==> flow/design.v <==
 module textBitMap (
					input	logic	clk, 
					input	logic	resetN, 
					input logic	[10:0] offsetX, 
					input logic	[10:0] offsetY, 
					input	logic	InsideRectangle,  
					output	logic	drawingRequest,  
					output	logic	[7:0] RGBout,   
					output	logic	[3:0] HitEdgeCode  
 ) ; 
localparam logic [7:0] COLOR_ENCODING = 8'hFF ; 
localparam logic [7:0] TRANSPARENT_ENCODING = 8'h00 ; 
logic[0:31][0:255] object_colors = {
	256'b1111111111111111111111111111111111111111111111111111111111111111111111111111111111111111111111111111111111111111111111111111111111111111111111111111111111111111111111111111111111111111111111111100000000000000000000000000000000000000000000000000000000000000,
	256'b1000000000000000000000000000000000000000000000000000000000000000000000000000000000000000000000000000000000000000000000000000000000000000000000000000000000000000000000000000000000000000000000000000000000000000000000000000000000000000000000000000000000000000,
	256'b1000000000000000000000000000000000000000000000000000000000000000000000000000000000000000000000000000000000000000000000000000000000000000000000000000000000000000000000000000000000000000000000000000000000000000000000000000000000000000000000000000000000000000,
	256'b1000000000000000000000000000000000000000000000000000000000000000000000000000000000000000000000000000000000000000000000000000000000000000000000000000000000000000000000000000000000000000000000000000000000000000000000000000000000000000000000000000000000000000,
	256'b1000000000000000000000000000000000000000000000000000000000000000000000000000000000000000000000000000000000000000000000000000000000000000000000000000000000000000000000000000000000000000000000000000000000000000000000000000000000000000000000000000000000000000,
	256'b1000000000000000000000000000000000000000000000000000000000000000000000000000000000000000000000000000000000000000000000000000000000000000000000000000000000000000000000000000000000000000000000000000000000000000000000000000000000000000000000000000000000000000,
	256'b1000000000000000000000000000000000000000000000000000000000000000000000000000000000000000000000000000000000000000000000000000000000000000000000000000000000000000000000000000000000000000000000000000000000000000000000000000000000000000000000000000000000000000,
	256'b1000000000000000000000000000000000000000000000000000000000000000000000000000000000000000000000000000000000000000000000000000000000000000000000000000000000000000000000000000000000000000000000000000000000000000000000000000000000000000000000000000000000000000,
	256'b1000000000000000000000000000000000000000000000000000000000000000000000000000000000000000000000000000000000000000000000000000000000000000000000000000000000000000000000000000000000000000000000000000000000000000000000000000000000000000000000000000000000000000,
	256'b1000000000000000000000000000000000000000000000000000000000000000000000000000000000000000000000000000000000000000000000000000000000000000000000000000000000000000000000000000000000000000000000000000000000000000000000011110000000000000000000000000000000000000,
	256'b1000000000000000000000001111101000010000000010000000000000000000000000000000000000000000000000000000000000000000000000000000000011100000001000010000000000000000000000000000000000000000000000000000000001111111110000011111000000000000000000000000000000000000,
	256'b1000000000000000000000000010001000000000000000000000000000001000000000000000010000000000000000000000000000000000010000100000000010010000001100010000000000000000000000000000000000000000000000000000000001111111111000001110000000000000000000000000000000000000,
	256'b1000000000000000000000000010001011010101000010101000010100001001010001000000010101000001010101001010000101010010010000101101000011100000001100110100101101000000000000000000000000000000000000000000000001111001111000000000000000000000000000000000000000000000,
	256'b1000000000000000000000000010001001010110000010110000000100001011111010000000010100100010000100100001010101111010010000101001000010010000001010010000101001000000000010000000000000000000000000000000000001111000111000000000000000000000000000000000000000000000,
	256'b1000000000000000000000000010001001011001000011001000000000001000000011000000010100100010010100100001011001001010010000101001000010011000001011010100101001000010011010010100101000000010011000000000000001111001111000011110000011111111111000000000000000000000,
	256'b1000000000000000000000000010001001010010000010010000011010000100100100101000010011000000100011000001001000110010011000010110000011100000101001010010101010000010010110010100101000001010010000000000000001111111110000011110000111111111111000000000000000000000,
	256'b1000000000000000000000000000000000000000000000000000000000000000000000000000000000000000000000000000000000000000000000000000000000000000000000000000001000000000000000000000000000000000000000000000000001111111111100011110001111100011111000000000000000000000,
	256'b1000000000000000000000000000000000000000000000000000000000000000000000000000000000000000000000000000000000000000000000000000000000000000000000000000000000000000000000000000000000000000000000000000000001111000111110011110001111000001111000000000000000000000,
	256'b1000000000000000000000000000000000000000000000000000000000000000000000000000000000000000000000000000000000000000000000000000000000000000000000000000000000000000000000000000000000000000000000000000000001111000011110011110001111000001111000000000000000000000,
	256'b1000000000000000000000000000000000000000000000000000000000000000000000000000000000000000000000000000000000000000000000000000000000000000000000000000000000000000000000000000000000000000000000000000000001111000011110011110001111000011111000000000000000000000,
	256'b1000000000000000000000000000000000000000000000000000000000000000000000000000000000000000000000000000000000000000000000000000000000000000000000000000000000000000000000000000000000000000000000000000000001111111111110011110001111111111111000000000000000000000,
	256'b1000000000000000000000000000000000000000000000000000000000000000000000000000000000000000000000000000000000000000000000000000000000000000000000000000000000000000000000000000000000000000000000000000000001111111111100011110000111111111111000000000000000000000,
	256'b1000000000000000000000000000000000000000000000000000000000000000000000000000000000000000000000000000000000000000000000000000000000000000000000000000000000000000000000000000000000000000000000000000000001111111110000011110000011111011111000000000000000000000,
	256'b1000000000000000000000000000000000100000000000000000000000000000000000000000000000000000000000000000000000000000000000000000000000000000000000000000000000000000000000000000000000000000000000000000000000000000000000000000000000000011110000000000000000000000,
	256'b1000000000000000000000000011111011100011001100110000000000000100000100000000000001000101100110001000010010000100000000000000000000000000000000000000000000000000000000000000000000000000000000000000000000000000000000000000001111100111110000000000000000000000,
	256'b1000000000000000000000000000111000100000100011111000000000000000000001000000010010000001111111000000000010001110000000000000000000000000000000000000000000000000000000000000000000000000000000000000000000000000000000000000001111111111110000000000000000000000,
	256'b1000000000000000000000000000101000100000100010000000000000000001000000000000000000000000000000000000000010001000000000000000000000000000000000000000000000000000000000000000000000000000000000000000000000000000000000000000000011111111000000000000000000000000,
	256'b1000000000000000000000000000000000000000000000000000000000000000000000000000000000000000000000000000000000000000000000000000000000000000000000000000000000000000000000000000000000000000000000000000000000000000000000000000000000000000000000000000000000000000,
	256'b1000000000000000000000000000000000000000000000000000000000000000000000000000000000000000000000000000000000000000000000000000000000000000000000000000000000000000000000000000000000000000000000000000000000000000000000000000000000000000000000000000000000000000,
	256'b1000000000000000000000000000000000000000000000000000000000000000000000000000000000000000000000000000000000000000000000000000000000000000000000000000000000000000000000000000000000000000000000000000000000000000000000000000000000000000000000000000000000000000,
	256'b1000000000000000000000000000000000000000000000000000000000000000000000000000000000000000000000000000000000000000000000000000000000000000000000000000000000000000000000000000000000000000000000000000000000000000000000000000000000000000000000000000000000000000,
	256'b1000000000000000000000000000000000000000000000000000000000000000000000000000000000000000000000000000000000000000000000000000000000000000000000000000000000000000000000000000000000000000000000000000000000000000000000000000000000000000000000000000000000000000};
 logic [0:3] [0:3] [3:0] hit_colors = 
		   {16'hC446,     
			16'h8C62,    
			16'h8932, 
			16'h9113}; 
always_ff@(posedge clk or negedge resetN) 
begin 
	if(!resetN) begin 
		RGBout <=	8'h00; 
		HitEdgeCode <= 4'h0; 
	end 
	else begin 
		RGBout <= TRANSPARENT_ENCODING ;  
		HitEdgeCode <= 4'h0; 
		if (InsideRectangle == 1'b1 ) 
		begin  
			HitEdgeCode <= hit_colors[offsetY >> 3][offsetX >> 6 ];  
			RGBout <= (object_colors[offsetY][offsetX] ==  1 ) ? COLOR_ENCODING  : TRANSPARENT_ENCODING; 
		end  	 
	end 
end 
assign drawingRequest = (RGBout != TRANSPARENT_ENCODING ) ? 1'b1 : 1'b0 ;  
endmodule 
Tool chain data of textBitMap
What the tools print for textBitMap, step after step.
Lines are those of the file above, counted from 1.
Operators: Yosys type, input widths -> output width; for muxes data width and select width s.
Cell names lack the library's common part.
The mark n/a stands for no value.
- design top: textBitMap
- clock: clk
- library: sky130hd
- library corner: tt_025C_1v80

Word level
Counts by Yosys on the flattened word-level netlist (proc, flatten, opt, wreduce; memories kept). Register bits leave out memories and registers merged into their read ports (data or address); mux counts leave out enables and synchronous resets folded into registers. Print and check cells are left out. Cells with the same type and inputs are merged into one.
- add/sub/neg operators at 6
- shift operators at 2
- mux-type cells: 4
- reductions and logical operators at 1
- operators with widths (operator ; number):
    $shiftx 8192x21->1 const A ; 1
    $shiftx 64x14->4 const A ; 1
    $add 20x12->21 ; 1
    $mux 8 ; 2
    $add 13x8->14 ; 1
    $sub 5x11->12 const A ; 1
    $sub 8x11->12 const A ; 1
    $sub 2x8->9 const A ; 1
    $reduce_bool 8->1 ; 1
    $sub 2x5->6 const A ; 1
    $mux 4 ; 1
    $mux 1 ; 1
- register bits at 12
- output and inout bits at 13
- cells after elaboration: 15

Longest topological paths
Depth = most cells in a row (Yosys ltp): at word level without a register or memory, in the mapped netlist without a sequential cell, where the memories' decode and read muxes count.
- depth after elaboration: 5
- noted ABC_AREA: 0
- noted gate-level depth with buffers: 16

Netlist
The flow's flattened synthesis, as Yosys stat reports it; memories are mapped. The netlist is that of the ABC_AREA named above (0 if unset); the other value can give another one.
The area totals of this step are shown rounded.
- cell types (cell type ; number ; total area (µm²)):
    a21oi_1 ; 43 ; 215.206
    o21ai_0 ; 38 ; 190.182
    nand2_1 ; 42 ; 157.651
    nor2_1 ; 41 ; 153.898
    clkbuf_1 ; 34 ; 127.622
    dfrtp_1 ; 5 ; 125.12
    ha_1 ; 10 ; 125.12
    nor3_1 ; 24 ; 120.115
    nand2b_1 ; 17 ; 106.352
    o22ai_1 ; 17 ; 106.352
    xnor2_1 ; 12 ; 105.101
    nor2b_1 ; 14 ; 87.584
    a211oi_1 ; 11 ; 82.579
    a221oi_1 ; 8 ; 70.067
    nand3_1 ; 14 ; 70.067
    a31oi_1 ; 11 ; 68.816
    buf_4 ; 9 ; 67.565
    inv_1 ; 18 ; 67.565
Not listed: further types 54, cells in them 145.
- noted standard cells after synthesis: 513
- mapped area: 3200 µm²
- noted sequential part of the area: 130 µm²
- flip-flop cells: 5
- buffers at 65

Timing after synthesis
OpenSTA on the mapped netlist: ideal clock, no wires. The path of least setup slack (recovery checks aside). Input and output delay are each 20% of the period. Register names are those of the netlist, which keeps one name where synthesis merged equal registers.
- kind: input to register
- from: input port offsetX[9]
- to: register RGBout[6]
- noted period: 5.55 ns
- setup time: 0.094 ns
- time at the first pin: 1.110 ns
- arrival at 3.838 ns
- noted required time: 5.456 ns
- path slack at 1.618 ns
- path delay at 2.822 ns
- driving pins on the path at 11
- path buffers: 1
- noted period reached after synthesis: 3.932 ns
"path delay" is the arrival time less input delay plus setup time.
"driving pins on the path" counts driving pins, that of a launching flip-flop among them; a cell with two outputs on the path counts twice.
"period reached after synthesis" = period - worst setup slack (recovery checks aside). The figure is calculated, with input and output delays left at 20% of the set period.
The rows between start and end are the longest chain of elaborated cells between them; the timing report does not say that the signal goes this way. Where chains are equally long, one stands for them.
A line is the first line of the expression or statement that the cell stems from. Yosys adds cells for indexed reads and writes and turns some case tables into memories.
At most two assigning lines are given for a register; there are more.
- path through: or3_4 ha_1 a21oi_1 nand2_1 o21ai_0 and2_4 buf_4 o311ai_0 a32o_1 a311o_1 a211oi_1
- noted length of the longest elaborated chain: 5
- elaborated cells between the ends (all ways): 5
- ends and longest elaborated chain, after synthesis (item ; RTL line ; source):
    start, declared ; 4 ; input logic [10:0] offsetX,
    $sub 8x11->12 ; 63 ; RGBout <= (object_colors[offsetY][offsetX] == 1 ) ? COLOR_ENCODING : TRANSPARENT_ENCODING;
    $add 20x12->21 ; 63 ;
    $shiftx 8192x21->1 ; 63 ;
    $mux 8 ; 63 ;
    $mux 8 ; 60 ; if (InsideRectangle == 1'b1 )
    end, assigned ; 58 ; RGBout <= TRANSPARENT_ENCODING ;
    end, assigned ; 63 ;
    end, declared ; 8 ; output logic [7:0] RGBout,

Timing after layout
From the final timing report of record 1: the path of least setup slack in the routed layout; clock arrival at registers is part of the times.
- kind: input to register
- from: input port offsetX[8]
- to: register RGBout[6]
- noted period: 6.43 ns
- setup time: 0.12 ns
- time at the first pin: 1.29 ns
- arrival at 5.21 ns
- noted required time: 6.53 ns
- path slack at 1.32 ns
- driving pins on the path at 14
- path buffers: 1
The rows between start and end are the longest chain of elaborated cells between them; the timing report does not say that the signal goes this way. Where chains are equally long, one stands for them.
At most two assigning lines are given for a register; there are more.
- path through: clkdlybuf4s50_1 inv_1 ha_1 inv_1 fa_1 nand2b_1 a21oi_1 or3_1 nand2_4 a2111oi_2 o221a_2 o31a_1 a221oi_1 a211oi_1
- noted length of the longest elaborated chain: 5
- elaborated cells between the ends (all ways): 5
- ends and longest elaborated chain, post-layout (item ; RTL line ; source):
    start, declared ; 4 ; input logic [10:0] offsetX,
    $sub 8x11->12 ; 63 ; RGBout <= (object_colors[offsetY][offsetX] == 1 ) ? COLOR_ENCODING : TRANSPARENT_ENCODING;
    $add 20x12->21 ; 63 ;
    $shiftx 8192x21->1 ; 63 ;
    $mux 8 ; 63 ;
    $mux 8 ; 60 ; if (InsideRectangle == 1'b1 )
    end, assigned ; 58 ; RGBout <= TRANSPARENT_ENCODING ;
    end, assigned ; 63 ;
    end, declared ; 8 ; output logic [7:0] RGBout,

Data sheet: physical implementation of textBitMap

Measured data: module textBitMap, platform sky130hd, 2 stored runs of the flow under differing settings, order arbitrary. Input and output delays are each 20% of the period that was set; the output load is 0.01 pF.
By "achieved period" is meant the clock period of the run minus its worst setup slack. This is arithmetic on one report: input and output delays are still those of the set period (20% each).
"worst setup path time" is the time allowed to the run's worst setup path (the clock period less input and output delay, where it has them) less its slack. Clock arrival times count: a late capture clock shortens it, a late launch clock lengthens it.
Values from the reports are rounded here.

Record 1

==> flow/run.sh <==
#!/bin/bash
# the make line also repeats the synthesis and layout settings of config.mk as NAME=value (left out here)
make -C /OpenROAD-flow-scripts/flow DESIGN_CONFIG=/design/flow/config.mk WORK_HOME=/design/flow/orfs CLKGATE_MAP_FILE= finish
==> flow/config.mk <==
export PLATFORM = sky130hd
export DESIGN_NAME = textBitMap
export DESIGN_NICKNAME = textBitMap
export VERILOG_FILES = /design/flow/design.v
export SDC_FILE = /design/flow/constraint.sdc
export NUM_CORES = 4
export LEC_CHECK = 0
export CAP_MARGIN = 15
export CORE_MARGIN = 2
export CORE_UTILIZATION = 48
export CTS_CLUSTER_DIAMETER = 120
export CTS_CLUSTER_SIZE = 58
export PLACE_DENSITY_LB_ADDON = 0.03
export SLEW_MARGIN = 10
==> flow/constraint.sdc <==
create_clock -name core_clock -period 6.43 [get_ports {clk}]
set_input_delay 1.2860 -clock core_clock [delete_from_list [all_inputs] [get_ports {clk}]]
set_output_delay 1.2860 -clock core_clock [all_outputs]
set_load 0.01 [all_outputs]

Measured in record 1:
- chip area after synthesis (Yosys) at 3,200 µm²
- die footprint at 7,400 µm²
- noted the standard-cell area after layout: 3,400 µm²
- noted the utilization after layout: 54 %
- noted the worst setup slack after layout: 1.3 ns
- total negative setup slack at 0.000 ns
- achieved period at 5.110 ns
- noted the worst setup path time: 3.82 ns
- class of the worst setup path: input to register

Record 2

==> flow/run.sh <==
#!/bin/bash
# the make line also repeats the synthesis and layout settings of config.mk as NAME=value (left out here)
make -C /OpenROAD-flow-scripts/flow DESIGN_CONFIG=/design/flow/config.mk WORK_HOME=/design/flow/orfs CLKGATE_MAP_FILE= finish
==> flow/config.mk <==
export PLATFORM = sky130hd
export DESIGN_NAME = textBitMap
export DESIGN_NICKNAME = textBitMap
export VERILOG_FILES = /design/flow/design.v
export SDC_FILE = /design/flow/constraint.sdc
export NUM_CORES = 4
export LEC_CHECK = 0
export CAP_MARGIN = 20
export CELL_PAD_IN_SITES_GLOBAL_PLACEMENT = 3
export CORE_ASPECT_RATIO = 1.49
export CORE_MARGIN = 2
export CORE_UTILIZATION = 44
export CTS_CLUSTER_SIZE = 67
export GPL_ROUTABILITY_DRIVEN = 1
export GPL_TIMING_DRIVEN = 1
export MAX_ROUTING_LAYER = met5
export PLACE_DENSITY = 0.94
export SLEW_MARGIN = 20
==> flow/constraint.sdc <==
create_clock -name core_clock -period 2.35 [get_ports {clk}]
set_input_delay 0.4700 -clock core_clock [delete_from_list [all_inputs] [get_ports {clk}]]
set_output_delay 0.4700 -clock core_clock [all_outputs]
set_load 0.01 [all_outputs]

Record 2: no final report: placement broke off with GPL-0301.
